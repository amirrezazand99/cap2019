==> flow/design.v <==
module program_counter(clock, stallf, next_count, cur_count);
input [15:0] next_count;
input stallf;
input clock;
output reg [31:0] cur_count;
reg [15:0] current;
always @(posedge clock)
begin
    if(stallf==1)
        cur_count <= next_count;
end
initial
begin
    cur_count <= 16'h0000;
end
endmodule
**From RTL to reports: program_counter**

The steps from the RTL of program_counter to its reports follow in flow order.
Lines are those of the file above, counted from 1.
Operators carry their Yosys type and port widths (W data, S select, Z words).
Not given: -

- Top module: program_counter
- Clock port: clock
- Library: sky130hd
- Corner: tt_025C_1v80

**Word level**

Yosys after proc, flatten, opt, wreduce and memory -nomap, before mapping. Enables and synchronous resets that opt folds into registers are not counted as muxes. Memory bits, and registers merged into a memory's read port (data or address), are not among the register bits. Print and check cells are not counted. Equal cells are merged and count once.

- Register bits after elaboration: 16
- Input bits: 18

**Logic depth**

Longest topological path by Yosys (ltp), each cell counted once; first at word level (registers and memories cut), then after technology mapping (sequential cells cut; the memories' decode and read muxes count).

- Depth after elaboration: 0
- ABC_AREA: 0
- Gate-level depth with buffers: 1
- Mapped depth without buffers: 0

**After synthesis**

The flow's flattened synthesis, as Yosys stat reports it; memories are mapped. The netlist is that of the ABC_AREA named above (0 if unset); the other value can give another one.

Cells by type:

| type | number | area in all (um2) |
|---|---|---|
| sky130_fd_sc_hd__edfxtp_1 | 16 | 480.461 |
| sky130_fd_sc_hd__buf_4 | 16 | 120.115 |
| sky130_fd_sc_hd__conb_1 | 1 | 3.754 |

- Cell count: 33
- Synthesis area: 0.0006043 mm2
- Sequential area: 0.0004805 mm2
- Mapped flip-flops: 16
- Buffers: 16

**Worst setup path after synthesis**

OpenSTA on the mapped netlist: ideal clock, no wires. The path of least setup slack (recovery checks aside). Input and output delay are each 20% of the period. Register names are those of the netlist, which keeps one name where synthesis merged equal registers.

- Path kind: reg-to-output
- Start: register cur_count[0]
- End: output cur_count[0]
- Clock period: 0.6 ns
- Data arrival time: 0.394 ns
- Data required time: 0.480 ns
- Slack: 0.086 ns
- Path delay: 0.394 ns
- Driving pins on the path: 1
- Path buffers: 0
- Period reached after synthesis: 0.514 ns

"path delay" is the arrival time less input delay plus setup time.
At an output port there is no setup time.
"driving pins on the path" counts driving pins, that of a launching flip-flop among them; a cell with two outputs on the path counts twice.
"period reached after synthesis" = period - worst setup slack (recovery checks aside). The figure is calculated, with input and output delays left at 20% of the set period.

- Cells stage by stage: sky130_fd_sc_hd__edfxtp_1
- Cells in the longest elaborated chain: 0

RTL lines, path post-synthesis:

| item | line | RTL |
|---|---|---|
| from (decl) | 5 | `output reg [31:0] cur_count;` |
| from (assign) | 10 | `cur_count <= next_count;` |
| to (decl) | 5 |  |

**Worst path after layout**

From the final timing report of run 1: the path of least setup slack in the routed layout; clock arrival at registers is part of the times.

- Path kind: reg-to-output
- Start: register cur_count[3]
- End: output cur_count[3]
- Clock period: 0.528 ns
- Data arrival time: 0.79 ns
- Data required time: 0.42 ns
- Slack: -0.37 ns
- Driving pins on the path: 2
- Path buffers: 1

- Cells stage by stage: sky130_fd_sc_hd__edfxtp_1 > sky130_fd_sc_hd__buf_2
- Cells in the longest elaborated chain: 0

RTL lines, path post-layout:

| item | line | RTL |
|---|---|---|
| from (decl) | 5 | `output reg [31:0] cur_count;` |
| from (assign) | 10 | `cur_count <= next_count;` |
| to (decl) | 5 |  |

# Flow runs of program_counter

Measured results for program_counter: 2 stored runs of the Yosys and OpenROAD flow on sky130hd. The settings differ; the order carries no meaning. The constraints put input and output delay at 20% of the set period each and load the outputs with 0.01 pF.
By "time used up by the worst setup path" is meant the share of the clock period that the worst setup path is allowed (20% is reserved at inputs, 20% at outputs), minus its slack. Clock arrival times at its registers enter into it.
By "total power after layout" is meant OpenSTA's value without simulated activity: inputs other than the clock are taken to toggle once in ten clock periods, and the tool carries that through the logic.

### Run 1

==> flow/run.sh <==
#!/bin/bash
# the make line also repeats the synthesis and layout settings of config.mk as NAME=value (left out here)
make -C /OpenROAD-flow-scripts/flow DESIGN_CONFIG=/design/flow/config.mk WORK_HOME=/design/flow/orfs CLKGATE_MAP_FILE= finish
==> flow/config.mk <==
export PLATFORM = sky130hd
export DESIGN_NAME = program_counter
export DESIGN_NICKNAME = program_counter
export VERILOG_FILES = /design/flow/design.v
export SDC_FILE = /design/flow/constraint.sdc
export NUM_CORES = 4
export LEC_CHECK = 0
export CAP_MARGIN = 0
export CELL_PAD_IN_SITES_GLOBAL_PLACEMENT = 2
export CORE_MARGIN = 5
export CORE_UTILIZATION = 46
export GPL_ROUTABILITY_DRIVEN = 1
export GPL_TIMING_DRIVEN = 1
export MAX_ROUTING_LAYER = met5
export SETUP_SLACK_MARGIN = 0.01
export SLEW_MARGIN = 20
==> flow/constraint.sdc <==
create_clock -name core_clock -period 0.528 [get_ports {clock}]
set_input_delay 0.1056 -clock core_clock [delete_from_list [all_inputs] [get_ports {clock}]]
set_output_delay 0.1056 -clock core_clock [all_outputs]
set_load 0.01 [all_outputs]

Results of run 1:
- Lowest hold slack: 0.338 ns
- Die size: 0.0021386 mm2
- Worst slack on setup checks: -0.370 ns
- Synthesized cell area: 0.0006043 mm2
- Final setup TNS: -5.638 ns
- Total power after layout: 2499 µW
- Standard-cell area after layout: 0.0008808 mm2
- Time used up by the worst setup path: 0.79 ns
- Critical path kind: reg-to-output

### Run 2

==> flow/run.sh <==
#!/bin/bash
# the make line also repeats the synthesis and layout settings of config.mk as NAME=value (left out here)
make -C /OpenROAD-flow-scripts/flow DESIGN_CONFIG=/design/flow/config.mk WORK_HOME=/design/flow/orfs CLKGATE_MAP_FILE= finish
==> flow/config.mk <==
export PLATFORM = sky130hd
export DESIGN_NAME = program_counter
export DESIGN_NICKNAME = program_counter
export VERILOG_FILES = /design/flow/design.v
export SDC_FILE = /design/flow/constraint.sdc
export NUM_CORES = 4
export LEC_CHECK = 0
export CAP_MARGIN = 20
export CORE_MARGIN = 2
export CORE_UTILIZATION = 40
export SLEW_MARGIN = 20
==> flow/constraint.sdc <==
create_clock -name core_clock -period 0.326 [get_ports {clock}]
set_input_delay 0.0652 -clock core_clock [delete_from_list [all_inputs] [get_ports {clock}]]
set_output_delay 0.0652 -clock core_clock [all_outputs]
set_load 0.01 [all_outputs]

Results of run 2:
- Lowest hold slack: 0.067 ns
- Die size: 0.0018378 mm2
- Worst slack on setup checks: -0.547 ns
- Synthesized cell area: 0.0006043 mm2
- Final setup TNS: -8.305 ns
- Total power after layout: 3964 µW
- Standard-cell area after layout: 0.0008308 mm2
- Time used up by the worst setup path: 0.81 ns
- Critical path kind: reg-to-output
